==> flow/design.v <==
module counter #(
    parameter WIDTH = 8,
    parameter MAX_VALUE = 255
)(
    input wire clk,
    input wire rst,
    input wire en,
    output reg tc,           
    output reg [WIDTH-1:0] count
);
localparam [1:0] RESET = 2'b00,
                 HOLD  = 2'b01,
                 RUN   = 2'b10;
reg [1:0] current_state, next_state;
initial begin
    current_state = RESET;
    next_state = RESET;
    count = {WIDTH{1'b0}};
    tc = 1'b0;
end
always @(posedge clk) begin
    if (rst) begin
        current_state <= RESET;
        count <= {WIDTH{1'b0}};   
    end else begin
        current_state <= next_state;
        case (current_state)
            RESET: begin
                count <= {WIDTH{1'b0}};
            end
            HOLD: begin
                count <= count;
            end
            RUN: begin
                if (count == MAX_VALUE)
                    count <= {WIDTH{1'b0}};
                else
                    count <= count + 1;
            end
            default: count <= {WIDTH{1'b0}};
        endcase
    end
end
always @(*) begin
    next_state = current_state;
    tc <= 1'b0;   
    case (current_state)
        RESET: begin
            next_state <= (en) ? RUN : HOLD;
        end
        HOLD: begin
            if (en) next_state <= RUN;
        end
        RUN: begin
            if (!en)
                next_state <= HOLD;
            else if (count == MAX_VALUE)
                tc <= 1'b1;   
        end
        default: next_state <= RESET;
    endcase
end
endmodule
[Reports on counter]
The steps from the RTL of counter to its reports follow in flow order.
Lines are those of the file above, counted from 1.
Operators: Yosys type, input widths -> output width; for muxes data width and select width s.
Cell names lack the library's common part.
Not given: n/a
Design
  design top: counter
  clock port: clk
  standard-cell library: sky130hd
  corner: tt_025C_1v80

[Word level]
Source: Yosys, flattened and elaborated, memories not mapped. Widths are those after wreduce. Registers that Yosys merges into a memory's read port (data or address) are not register bits. Print and check cells do not count. Equal cells are merged and count once.
Word-level totals
  register bits after elaboration: 10
  input port bits: 3
  output and inout bits: 9
  elaborated cells: 19
Operators by class
  $add $sub $neg: 1
  eq/ne operators: 5
  muxes and demuxes: 9
  reductions and logical operators: 2
Operators by type and width (count)
  $pmux 8 s2: 1
  $add 8x1->8 const B: 1
  $eq 8x8->1 const B: 1
  $mux 8: 1
  $pmux 2 s3: 1
  $mux 2: 3
  $ne 2x2->1 const B: 2
  $mux 1: 3
  $eq 2x1->1 const B: 1
  $eq 2x2->1 const B: 1
  $logic_not 2->1: 1
  $reduce_and 2->1: 1

[Logic depth]
Depth = most cells in a row (Yosys ltp): at word level without a register or memory, in the mapped netlist without a sequential cell, where the memories' decode and read muxes count.
Depth
  depth in word-level cells: 4
  ABC_AREA: 0
  mapped depth: 5
  depth with buffers taken out: 5

[Netlist]
The flow's flattened synthesis, as Yosys stat reports it; memories are mapped. The netlist is that of the ABC_AREA named above (0 if unset); the other value can give another one.
Cells by type
  dfxtp_1: count 10, area in all 200.192 sq um
  a21oi_1: count 4, area in all 20.019 sq um
  nand3_1: count 4, area in all 20.019 sq um
  nor2_1: count 5, area in all 18.768 sq um
  nor2b_1: count 3, area in all 18.768 sq um
  xor2_1: count 2, area in all 17.517 sq um
  o21ba_4: count 1, area in all 16.266 sq um
  a22oi_1: count 2, area in all 15.014 sq um
  and2b_1: count 2, area in all 15.014 sq um
  and3_1: count 2, area in all 12.512 sq um
  ha_1: count 1, area in all 12.512 sq um
  nand4_1: count 2, area in all 12.512 sq um
  or3b_4: count 1, area in all 11.261 sq um
  o21ai_0: count 2, area in all 10.01 sq um
  a21oi_2: count 1, area in all 8.758 sq um
  a22o_1: count 1, area in all 8.758 sq um
  o21ai_2: count 1, area in all 8.758 sq um
  or3b_1: count 1, area in all 8.758 sq um
Other cell types: 8; their cells: 9.
Mapped netlist
  mapped cells: 54
  mapped area: 490.5 sq um
  sequential area: 200.2 sq um
  flip-flops: 10
  buffers: 0

[Worst setup path after synthesis]
Path of least setup slack by OpenSTA after synthesis, without wires, with an ideal clock, recovery checks aside; 20% of the period is set as input and as output delay. Where synthesis merged equal registers, the netlist keeps one of their names.
Path after synthesis
  path type: reg-to-output
  from: register count[0]
  to: output tc
  clock period: 2.22 ns
  output delay: 0.444 ns
  time at the first pin: 0.000 ns
  data arrival time: 1.122 ns
  required time: 1.776 ns
  path slack: 0.654 ns
  delay of the path: 1.122 ns
  stages on the path: 5
  path buffers: 0
  synthesis period reached: 1.566 ns
"delay of the path" is the arrival time less input delay plus setup time.
A path that ends at an output port has no setup time.
"stages on the path": output pins that drive a net of the path, with the launching flip-flop's if there is one; two outputs of one cell count as two.
"synthesis period reached" is the clock period less the worst setup slack; recovery checks do not enter. This is arithmetic on one report: input and output delays are still those of the set period (20% each).
The rows between start and end are the longest chain of elaborated cells between them; the timing report does not say that the signal goes this way. Where chains are equally long, one stands for them.
Each line given opens the expression or statement behind the cell; cells for indexed reads and writes are added by Yosys, which also makes memories of some case tables.
At most two assigning lines are given for a register; there are more.
Between the ends, after synthesis
  cell sequence: dfxtp_1 ha_1 nand3_1 nor2_1 and3_1
  length of the longest elaborated chain: 4
  elaborated cells on any way between the ends: 4
  classes of those cells: eq/ne (1); mux (3)
RTL lines, path after synthesis
  start: declaration: RTL line 9  | output reg [WIDTH-1:0] count
  start: assignment: RTL line 32  | count <= count;
  start: assignment: RTL line 38  | count <= count + 1;
  $eq 8x8->1: RTL line 57  | else if (count == MAX_VALUE)
  $mux 1: RTL line 57
  $mux 1: RTL line 55  | if (!en)
  $mux 1: RTL line 47  | case (current_state)
  end: declaration: RTL line 8  | output reg tc,

Lab notebook: counter

counter on sky130hd: 2 stored runs with different settings, listed in no order. Input and output delays are each 20% of the period that was set; the output load is 0.01 pF.

settings of stored run 1
{
  "period_ns": 2.26,
  "CORE_UTILIZATION": 55,
  "PLACE_DENSITY": 0.92,
  "HOLD_SLACK_MARGIN": -0.09,
  "CORE_MARGIN": 3,
  "TNS_END_PERCENT": 20,
  "GPL_TIMING_DRIVEN": 0,
  "GPL_ROUTABILITY_DRIVEN": 0,
  "CTS_CLUSTER_DIAMETER": 376,
  "CAP_MARGIN": 5,
  "SLEW_MARGIN": 25
}
report of stored run 1: did not finish, floorplan, PDN-0185

settings of stored run 2
{
  "period_ns": 1.43,
  "CORE_UTILIZATION": 71,
  "CAP_MARGIN": 20,
  "CORE_MARGIN": 2,
  "SLEW_MARGIN": 20
}
report of stored run 2: did not finish, floorplan, PDN-0185
